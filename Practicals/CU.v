==> flow/design.v <==
`timescale 1ns / 1ps
module CU (clk,rst, instr, result2, operand1, operand2, offset, opcode, sel1, sel3,w_r);
    parameter DATA_WIDTH = 8;  
    parameter ADDR_BITS = 5;  
    parameter INSTR_WIDTH =20; 
    input clk,rst;
    input [INSTR_WIDTH-1:0]instr;
    input [DATA_WIDTH-1:0] result2;
    output reg [DATA_WIDTH-1:0] operand1;
    output reg [DATA_WIDTH-1:0] operand2;
    output reg [DATA_WIDTH-1:0] offset;
    output reg [3:0] opcode;
    output reg sel1, sel3, w_r;
    reg [DATA_WIDTH-1:0] regfile [0:3];
    reg [INSTR_WIDTH-1:0]instruction;
    parameter RESET = 4'b0000;
    parameter DECODE = 4'b0001;
    parameter EXECUTE = 4'b0010;
    parameter MEM_ACCESS = 4'b0100;
    parameter WRITE_BACK = 4'b1000;
    reg [3:0] state = RESET;
    always @(posedge clk) begin
        instruction = instr;
        case (state)
            RESET : begin  
                if (instruction[19:18] == 2'b00)  begin
                    state = RESET; 
                    end else begin
                    state = DECODE;  
                    end
                regfile[0]<= 8'd0;
                regfile[1]<= 8'd1;
                regfile[2]<= 8'd2;
                regfile[3]<= 8'd3;
                operand1 <= #(DATA_WIDTH)'d0;
                operand2 <= #(DATA_WIDTH)'d0;
                offset <= #(DATA_WIDTH)'d0;
                opcode <= 4'b1111;
                sel1 <= 0;
                sel3 <= 0;
                w_r <= 0;
            end
            DECODE : begin  
                state = EXECUTE;  
                if (instruction[19:18] == 2'b1) begin  
                    operand1 <= regfile[instruction[15:14]];  
                    operand2 <= regfile[instruction[13:12]];  
                    offset <= instruction[11:4];
                    opcode <= instruction[3:0];
                   sel1 <= 1;
                    sel3 <= 0;
                    w_r <= 0;
                end else if (instruction[19:18] == 2'b10) begin  
                    operand1 <= regfile[instruction[15:14]];  
                    operand2 <= regfile[instruction[17:16]];  
                    offset <= instruction[11:4];
                    opcode <= instruction[3:0];
                    sel1 <= 0;  
                    sel3 <= 1;  
                    w_r <= 0;
                end else if (instruction[19:18] == 2'b11) begin  
                   	operand1 <= regfile[instruction[15:14]];  
                 	operand2 <= regfile[instruction[19:18]];  
                    offset <= instruction[11:4];
                  	opcode <= instruction[3:0];
                  	sel1 <= 0;
                  	sel3 <= 0;
                  	w_r<= 1;
                end
            end
            EXECUTE: begin  
                state = MEM_ACCESS;  
                if (instruction[19:18] == 2'b01) begin  
                    state = WRITE_BACK;
                    operand1 <= regfile[instruction[15:14]];  
                    operand2 <= regfile[instruction[13:12]];  
                    offset <= instruction[11:4];
                    opcode <= instruction[3:0];
                    sel1 <= 1;
                    sel3 <= 0;
                    w_r <= 0;
                end else if (instruction[19:18] == 2'b10) begin  
                    operand1 <= regfile[instruction[15:14]];  
                    operand2 <= regfile[instruction[17:16]];  
                    offset <= instruction[11:4];
                    opcode <= instruction[3:0];
                    sel1 <= 0;  
                    sel3 <= 1;  
                    w_r <= 0;
                end else if (instruction[19:18] == 2'b11) begin  
                   operand1 <= regfile[instruction[15:14]];  
                  operand2 <= regfile[instruction[19:18]];  
                    offset <= instruction[11:4];
                    opcode <= instruction[3:0];
                    sel1 <= 0;  
                    sel3 <= 0;  
                    w_r <= 1;
                end
            end
            MEM_ACCESS: begin  
                state = WRITE_BACK;  
                if (instruction[19:18] == 2'b10) begin  
                    operand1 <= regfile[instruction[15:14]];  
                    operand2 <= regfile[instruction[17:16]];  
                    offset <= instruction[11:4];
                    opcode <= instruction[3:0];
                    sel1 <= 0;  
                    sel3 <= 1;  
                    w_r <= 0;
                end else if (instruction[19:18] == 2'b11) begin  
                   	operand1 <= regfile[instruction[15:14]];  
                  operand2 <= regfile[instruction[19:18]];  
                    offset <= instruction[11:4];
                    opcode <= instruction[3:0];
                    sel1 <= 0;  
                    sel3 <= 0;  
                    w_r <= 1;
                end
            end
            WRITE_BACK: begin  
                state = DECODE;  
                if (instruction[19:18] == 2'b01) begin  
                    regfile[instruction[17:16]] <= result2;  
                    operand1 <= regfile[instruction[15:14]];  
                    operand2 <= regfile[instruction[13:12]];  
                    offset <= instruction[11:4];
                    opcode <= instruction[3:0];
                    sel1 <= 1;
                    sel3 <= 0;
                    w_r <= 0;
                end else if (instruction[19:18] == 2'b11) begin  
                   regfile[instruction[17:16]] <= result2;  
                    operand1 <= regfile[instruction[15:14]];  
                  operand2 <= regfile[instruction[19:18]];  
                    offset <= instruction[11:4];
                    opcode <= instruction[3:0];
                    sel1 <= 0;
                    sel3 <= 0;
                    w_r <= 1;
                end else if (instruction[19:18] == 2'b10) begin  
                    regfile[instruction[17:16]] <= result2;  
                    operand1 <= regfile[instruction[15:14]];  
                    operand2 <= regfile[instruction[17:16]];  
                    offset <= instruction[11:4];
                    opcode <= instruction[3:0];
                    sel1 <= 0;  
                    sel3 <= 1;  
                    w_r <= 0;
                end
            end
            default:  
            state = RESET;  
        endcase
    end
endmodule
# Step by step through the tools: CU
# What the tools print for CU, step after step.
# Line numbers count from 1 in the design file above.
# Operators carry their Yosys type and port widths (W data, S select, Z words).
# Library cell names are shortened.
# The mark -- stands for no value.
# setup
top_module	CU
clk_port	clk
library	sky130hd
lib_corner	tt_025C_1v80

# After elaboration
# Counts by Yosys on the flattened word-level netlist (proc, flatten, opt, wreduce; memories kept). Register bits leave out memories and registers merged into their read ports (data or address). Print and check cells are left out. Cells with the same type and inputs are merged into one.
# Yosys's memory passes give these memory sizes; they may raise the number of words (mostly to a power of two), join words into wider ones and drop unused or constant bits.
# bits
ff_bits	35
latchBits	0
ram_bits	32
mem_bits_ro	0
n_memories	1
in_bits	30
out_inout_bits	31
word_cells	100
# op_classes
n_addsub	0
mul	0
div_mod_pow	0
cmp	0
equal	8
n_shift	0
n_mux	75
logic	2
reduce_and_logical	6
# memory_table
name	words	width	line_no	rtl
regfile	4	8	14	reg [DATA_WIDTH-1:0] regfile [0:3];
# op_table
cell	count
$mux W8	30
$pmux W8 S4	3
$mux W1	29
$mux W4	7
$pmux W4 S5	1
$pmux W4 S4	1
$pmux W1 S4	3
$reduce_or A8 Y1	1
$reduce_bool A5 Y1	1
$eq A2 B2 Y1 const B	2
$eq A4 B1 Y1 const B	1
$eq A4 B2 Y1 const B	1
$eq A4 B3 Y1 const B	1
$eq A4 B4 Y1 const B	1
$ne A4 B4 Y1 const B	1
$logic_not A4 Y1	1
$or A1 B1 Y1	2
$eq A2 B1 Y1 const B	1
$logic_not A2 Y1	1
$reduce_and A2 Y1	1
$reduce_or A2 Y1	1
$mux W2	1

# Logic depth
# Depth = most cells in a row (Yosys ltp): at word level without a register or memory, in the mapped netlist without a sequential cell, where the memories' decode and read muxes count.
# depth
word_depth	8
ABC_AREA	0
ltp_mapped	8
depth_no_buf	5

# Netlist
# Yosys stat after the flow's synthesis: flattened, memories mapped to cells. It holds for the ABC_AREA given above (unset counts as 0); a run with the other value may have another netlist.
# synth_totals
mapped_cells	268
synth_area_mm2	0.0034758
sequential_area_mm2	0.0019719
flip_flops	67
buf_cells	18
# by_type
cell_type	count	type_area_um2
edfxtp_1	63	1.89E+03
mux4_2	8	180.173
and2_1	28	175.168
a22o_1	16	140.134
a211oi_1	12	90.086
dfxtp_1	4	80.077
mux2i_1	8	80.077
nand2_1	20	75.072
a221oi_1	8	70.067
nand3_1	11	55.053
inv_1	13	48.797
buf_2	7	35.034
o221ai_1	4	35.034
o32ai_1	4	35.034
buf_6	3	33.782
or3_1	5	31.28
a32oi_4	1	27.526
o21ai_0	5	25.024
# Not listed: further types 34, cells in them 48.

# Timing after synthesis
# OpenSTA on the mapped netlist: ideal clock, no wires. The path of least setup slack (recovery checks aside). Input and output delay are each 20% of the period. Register names are those of the netlist, which keeps one name where synthesis merged equal registers.
# synth_path
kind	flip-flop to flip-flop
start	register state[1]
end	register offset[0]
period_ps	2440
t_arrival_ps	1947
slack_ps	105
delay_ps	2335
stages	6
synth_period_reached_ps	2335
# "delay_ps" = arrival - input delay + setup time.
# "stages" counts driving pins, that of a launching flip-flop among them; a cell with two outputs on the path counts twice.
# "synth_period_reached_ps" = period - worst setup slack (recovery checks aside). The figure is calculated, with input and output delays left at 20% of the set period.
# The rows between start and end are the longest chain of elaborated cells between them; the timing report does not say that the signal goes this way. Where chains are equally long, one stands for them.
# A line is the first line of the expression or statement that the cell stems from. Yosys adds cells for indexed reads and writes and turns some case tables into memories.
# A register here has more assigning lines than the two given.
# Only ways into the end's enable, where the timed path ends, are counted here.
# synth_between
path_cell_list	dfxtp_1 > buf_2 > or4b_4 > nor2_4 > nor2_1 > nand2_1
elab_chain_len	3
# synth_lines
item	line_no	rtl
from (decl)	21	reg [3:0] state = RESET;
from (assign)	27	state = RESET;
from (assign)	29	state = DECODE;
$eq A4 B4 Y1	24	case (state)
$reduce_bool A5 Y1	--
$reduce_and A2 Y1	--
to (assign)	37	offset <= #(DATA_WIDTH)'d0;
to (assign)	48	offset <= instruction[11:4];
to (decl)	11	output reg [DATA_WIDTH-1:0] offset;

# Timing after layout
# From the final timing report of flow run A: the path of least setup slack in the routed layout; clock arrival at registers is part of the times.
# The report prints the path's times to 10 ps; the period is as set.
# layout_path
kind	flip-flop to flip-flop
start	register state[3]
end	register operand2[0]
period_ps	1920
t_arrival_ps	2580
slack_ps	-520
stages	8
# The rows between start and end are the longest chain of elaborated cells between them; the timing report does not say that the signal goes this way. Where chains are equally long, one stands for them.
# A register here has more assigning lines than the two given.
# The path ends at the data pin of a flip-flop with enable; ways to the enable are not counted.
# layout_between
path_cell_list	dfxtp_2 > buf_6 > xor2_1 > a211o_1 > buf_4 > a221oi_1 > a211oi_2 > o32ai_1
elab_chain_len	3
# layout_lines
item	line_no	rtl
from (decl)	21	reg [3:0] state = RESET;
from (assign)	27	state = RESET;
from (assign)	29	state = DECODE;
$eq A4 B2 Y1	24	case (state)
$reduce_or A2 Y1	--
$pmux W8 S4	24
to (assign)	36	operand2 <= #(DATA_WIDTH)'d0;
to (assign)	47	operand2 <= regfile[instruction[13:12]];
to (decl)	10	output reg [DATA_WIDTH-1:0] operand2;

# Below are 2 stored runs of the flow (Yosys, OpenROAD; platform sky130hd) on CU, each with its settings and what was measured, unordered. Constraints: input delay and output delay 20% of the set period each, output load 0.01 pF.
# "achieved_period_ps" is the run's clock period less its worst setup slack. It is reckoned from that one timing run; input and output delays stay at 20% of the period that was set.
# "worst_path_allowed_less_slack_ps" means the part of the period allowed to the worst setup path (the constraints hold back 20% at inputs and 20% at outputs) less its slack; where the path has registers, the arrival times of their clocks count too.
# "power.total_w" is the tool's figure for a default switching activity; nothing was simulated.
# "worst_path_allowed_less_slack_ps" is given in steps of 10 ps.
# Among the settings, . means not set for that run.
run	period_ns	CORE_UTILIZATION	SETUP_SLACK_MARGIN	TNS_END_PERCENT	GPL_TIMING_DRIVEN	CTS_CLUSTER_SIZE	SLEW_MARGIN	MAX_ROUTING_LAYER	CAP_MARGIN	CORE_MARGIN	final_hold_ws_ps	power.total_w	worst_path_allowed_less_slack_ps	critical_path_type	final_cell_area_mm2	synth_area_mm2	fin_ws_ps	finalUtil_pct	achieved_period_ps	die_mm2	final_setup_tns_ps
flow run A	1.92	59	0.47	55	0	75	5	met4	20	2	466	0.009675	2440	flip-flop to flip-flop	0.0052563	0.0034758	-521	93.7	2441	0.0065214	-14147
flow run B	2.59	40	.	.	.	.	20	.	20	2	575	0.005647	1860	input port to flip-flop	0.0045369	0.0034758	208	53.1	2382	0.0094508	0
